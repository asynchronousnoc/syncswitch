==> flow/design.v <==
module router_fifo
  #(
    parameter bit BypassEnable = 1'b1,
    parameter int unsigned Depth = 4,
    parameter int unsigned Width = 8
    )
  (
   input logic clk,
   input logic rst,
   input logic rdreq,
   input logic wrreq,
   input logic [Width-1:0] data_in,
   output logic empty,
   output logic full,
   output logic [Width-1:0] data_out
   );
  logic [Depth-1:0][Width-1:0] mem;
  logic [$clog2(Depth+1)-1:0] head;
  logic [$clog2(Depth+1)-1:0] head_next;
  logic [Depth-1:0] tail;
  logic [Depth:0] used;
  logic valid_read;
  logic valid_write;
  logic [Width-1:0] data_out_nobypass;
  genvar g_i;
  assign valid_read = rdreq & ~empty;
  assign valid_write = BypassEnable & empty ? wrreq & ~rdreq : wrreq & ~full;
  assign data_out = BypassEnable & empty ? data_in : data_out_nobypass;
  assign head_next = head == (Depth - 1'b1) ? '0 : head + 1'b1;
  always_ff @(posedge clk) begin
    if (rst) begin
      head <= '0;
    end else if (valid_read) begin
      head <= head_next;
    end
  end
  always_ff @(posedge clk) begin
    if (rst) begin
      tail[Depth-1:1] <= '0;
      tail[0] <= 1'b1;
    end else if (valid_write) begin
      tail[Depth-1:1] <= tail[Depth-2:0];
      tail[0] <= tail[Depth-1];
    end
  end
  always_ff @(posedge clk) begin
    if (rst) begin
      used[Depth:1] <= '0;
      used[0] <= 1'b1;
    end else begin
      if (valid_write & ~valid_read) begin
        used[Depth:1] <= used[Depth-1:0];
        used[0] <= 1'b0;
      end else if (~valid_write & valid_read) begin
        used[Depth-1:0] <= used[Depth:1];
        used[Depth] <= 1'b0;
      end
    end
  end
  assign empty = used[0];
  assign full = used[Depth];
  for (g_i = 0; g_i < Depth; g_i++) begin : gen_fifo_write
    always_ff @(posedge clk) begin
      if (rst) begin
        mem[g_i] <= '0;
      end else if (valid_write & tail[g_i]) begin
        mem[g_i] <= data_in;
      end
    end
  end
  assign data_out_nobypass = mem[head];   
endmodule
## Step by step through the tools: router_fifo

The steps from the RTL of router_fifo to its reports follow in flow order.
Line numbers count from 1 in the design file above.
Cell names lack the library's common part.
The mark -- stands for no value.

- Top: router_fifo
- Clock port: clk
- Library: sky130hd
- Library corner: tt_025C_1v80

## After elaboration

Counts by Yosys on the flattened word-level netlist (proc, flatten, opt, wreduce; memories kept). Register bits leave out memories and registers merged into their read ports (data or address). Print and check cells are left out. Cells with the same type and inputs are merged into one.

- Add/subtract/negate cells: 1
- Reduce/logical cells: 1
- Bitwise gates (word level): 14
- $lt $le $gt $ge: 0
- Muxes and demuxes: 9
- Shift-type cells: 1
- Multipliers: 0
- Div/mod/pow operators: 0
- Equality and inequality tests: 1

Operators with widths:

| cell | number |
|---|---|
| indexed select 32 x 7 -> 8 bit | 1 |
| bitwise AND 1 bit | 9 |
| 2-to-1 mux 3 bit | 3 |
| 2-to-1 mux 8 bit | 1 |
| inverter 1 bit | 5 |
| 2-to-1 mux 1 bit | 5 |
| adder 3 x 1 -> 3 bit (second input constant) | 1 |
| equality test 3 x 2 -> 1 bit (second input constant) | 1 |
| nonzero test 2 bit | 1 |

- Memories: 0
- Memory bits (read-only): 0
- Bits in latches: 0
- Word width x clocked read ports: 0
- Bits of input ports: 12
- Output and inout port bits: 10
- Flip-flop bits (word level): 44
- Elaborated cells: 37
- Memory bits (writable): 0

## Depth

Yosys ltp: most cells in a row. Word level: on the elaborated netlist, between registers, memories and ports. Mapped: between sequential cells and ports; inverters and the memories' decode and read muxes count.

- Depth in word-level cells: 7
- ABC_AREA: 0
- Gate-level depth with buffers: 7
- Gate-level depth less buffers: 7

## Netlist

Yosys stat after the flow's synthesis: flattened, memories mapped to cells. It holds for the ABC_AREA given above (unset counts as 0); a run with the other value may have another netlist.
The area totals of this step are shown rounded.

Cell types:

| type | number | area in all (µm²) |
|---|---|---|
| dfxtp_1 | 44 | 880.845 |
| mux2i_1 | 35 | 350.336 |
| nand2b_1 | 46 | 287.776 |
| mux4_2 | 8 | 180.173 |
| a22o_1 | 8 | 70.067 |
| ha_1 | 3 | 37.536 |
| mux2_2 | 3 | 33.782 |
| clkbuf_1 | 7 | 26.275 |
| a21oi_1 | 5 | 25.024 |
| nand3_1 | 4 | 20.019 |
| o22ai_1 | 3 | 18.768 |
| buf_2 | 3 | 15.014 |
| buf_4 | 2 | 15.014 |
| nand2_1 | 4 | 15.014 |
| nand3b_1 | 2 | 15.014 |
| nor2_1 | 4 | 15.014 |
| mux2i_2 | 1 | 13.763 |
| and3_1 | 2 | 12.512 |

Not listed: further types 6, cells in them 7.

- Sequential part of the area: 881 µm²
- Chip area (Yosys): 2080 µm²
- Standard cells after synthesis: 191
- Buffers: 13
- Mapped flip-flops: 44

## Path before layout

Source: OpenSTA report_checks on the synthesized netlist (no wires, ideal clock, input and output delay 20% of the period each), path of least setup slack; recovery checks are left aside. Register names are those of the netlist, which keeps one name where synthesis merged equal registers.

- Path kind: input-to-reg
- Start point: input rdreq
- End point: register used[1]
- Clock period: 2.98 ns
- Library setup time: 0.117 ns
- Driving pins on the path: 7
- Slack: 1.086 ns
- Launch time at the first pin: 0.596 ns
- Data required time: 2.863 ns
- Path buffers: 0
- Path delay: 1.298 ns
- Data arrival time: 1.777 ns
- External input delay: 0.596 ns
- Period reached after synthesis: 1.894 ns

"path delay" is the arrival time less input delay plus setup time.
"driving pins on the path" counts driving pins, that of a launching flip-flop among them; a cell with two outputs on the path counts twice.
"period reached after synthesis" is the clock period less the worst setup slack; recovery checks do not enter. This is arithmetic on one report: input and output delays are still those of the set period (20% each).
Between the ends stands the longest chain of elaborated cells between them, by number of cells; it is not shown to be the way that was timed. Of several equally long chains one is given.
Each line given opens the expression or statement behind the cell; cells for indexed reads and writes are added by Yosys, which also makes memories of some case tables.
A register here has more assigning lines than the two given.

- Cell sequence: mux2i_2 -> nand2_1 -> inv_1 -> ha_1 -> mux2_2 -> mux2i_1 -> nor2_1
- Cells in the longest elaborated chain: 7
- Elaborated cells on any way between the ends: 11
- Source lines of those cells: 4
- Those cells by class: mux (3); logic (7); reduce/logical (1)

Ends and longest elaborated chain, after synthesis:

| what | RTL line | text |
|---|---|---|
| from (decl) | 10 | `input logic rdreq,` |
| inverter 1 bit | 27 | `assign valid_write = BypassEnable & empty ? wrreq & ~rdreq : wrreq & ~full;` |
| bitwise AND 1 bit | 27 |  |
| 2-to-1 mux 1 bit | 27 |  |
| inverter 1 bit | 54 | `end else if (~valid_write & valid_read) begin` |
| bitwise AND 1 bit | 54 |  |
| 2-to-1 mux 3 bit | 54 |  |
| 2-to-1 mux 3 bit | 51 | `if (valid_write & ~valid_read) begin` |
| to (assign) | 52 | `used[Depth:1] <= used[Depth-1:0];` |
| to (assign) | 55 | `used[Depth-1:0] <= used[Depth:1];` |
| to (decl) | 21 | `logic [Depth:0] used;` |

## Path in the finished layout

From the final timing report of flow run 1: the path of least setup slack in the routed layout; clock arrival at registers is part of the times.

- Path kind: reg-to-output
- Start point: register head[1]
- End point: output data_out[3]
- Driving pins on the path: 5
- Data required time: 1.53 ns
- Path buffers: 2
- Clock period: 1.91 ns
- Data arrival time: 1.60 ns
- External output delay: 0.38 ns
- Launch time at the first pin: 0.30 ns
- Slack: -0.07 ns

Between the ends stands the longest chain of elaborated cells between them, by number of cells; it is not shown to be the way that was timed. Of several equally long chains one is given.

- Cell sequence: dfxtp_4 -> buf_12 -> mux4_2 -> a22o_1 -> buf_2
- Cells in the longest elaborated chain: 2
- Elaborated cells on any way between the ends: 2
- Source lines of those cells: 2
- Those cells by class: shift (1); mux (1)

Ends and longest elaborated chain, after layout:

| what | RTL line | text |
|---|---|---|
| from (decl) | 18 | `logic [$clog2(Depth+1)-1:0] head;` |
| from (assign) | 32 | `head <= '0;` |
| from (assign) | 34 | `head <= head_next;` |
| indexed select 32 x 7 -> 8 bit | 71 | `assign data_out_nobypass = mem[head];` |
| 2-to-1 mux 8 bit | 28 | `assign data_out = BypassEnable & empty ? data_in : data_out_nobypass;` |
| to (decl) | 15 | `output logic [Width-1:0] data_out` |

# Flow runs of router_fifo

Flow measurements of router_fifo on sky130hd: 2 stored runs with different settings, listed in no order. Input and output delays are each 20% of the period that was set; the output load is 0.01 pF.
By "clock period achieved" is meant the clock period of the run minus its worst setup slack. This is arithmetic on one report: input and output delays are still those of the set period (20% each).
"time of the worst setup path" means the part of the period allowed to the worst setup path (the constraints hold back 20% at inputs and 20% at outputs) less its slack; where the path has registers, the arrival times of their clocks count too.
"total power of the final layout" rests on the timing tool's default activity at the inputs, not on a simulated workload.
Measured values are rounded.
A setting shown as n/a is not set for that run.

| item | flow run 1 | flow run 2 |
|---|---|---|
| period_ns | 1.91 | 2.09 |
| CORE_UTILIZATION | 37 | 55 |
| CORE_ASPECT_RATIO | 1.1 | n/a |
| CELL_PAD_IN_SITES_DETAIL_PLACEMENT | 0 | n/a |
| GPL_ROUTABILITY_DRIVEN | 0 | 0 |
| CTS_CLUSTER_SIZE | 28 | n/a |
| CTS_CLUSTER_DIAMETER | 84 | 312 |
| CAP_MARGIN | 0 | 30 |
| SLEW_MARGIN | 15 | 10 |
| CORE_MARGIN | 2 | 6 |
| SETUP_SLACK_MARGIN | n/a | -0.18 |
| PLACE_DENSITY_LB_ADDON | n/a | 0.07 |
| GPL_TIMING_DRIVEN | n/a | 0 |
| mapped cell area after synthesis (µm²) | 2080 | 2080 |
| standard-cell area of the final layout (µm²) | 2610 | 2480 |
| total power of the final layout (mW) | 2.08 | 1.72 |
| utilization (%) | 48.4 | 71.5 |
| clock period achieved (ns) | 1.985 | 2.188 |
| smallest setup slack (ns) | -0.075 | -0.098 |
| die outline area (µm²) | 6240 | 5400 |
| final setup TNS (ns) | -0.373 | -0.732 |
| time of the worst setup path (ns) | 1.60 | 1.77 |
| kind of the worst setup path | reg-to-output | reg-to-output |
| worst hold slack in the final report (ns) | 0.477 | 0.478 |
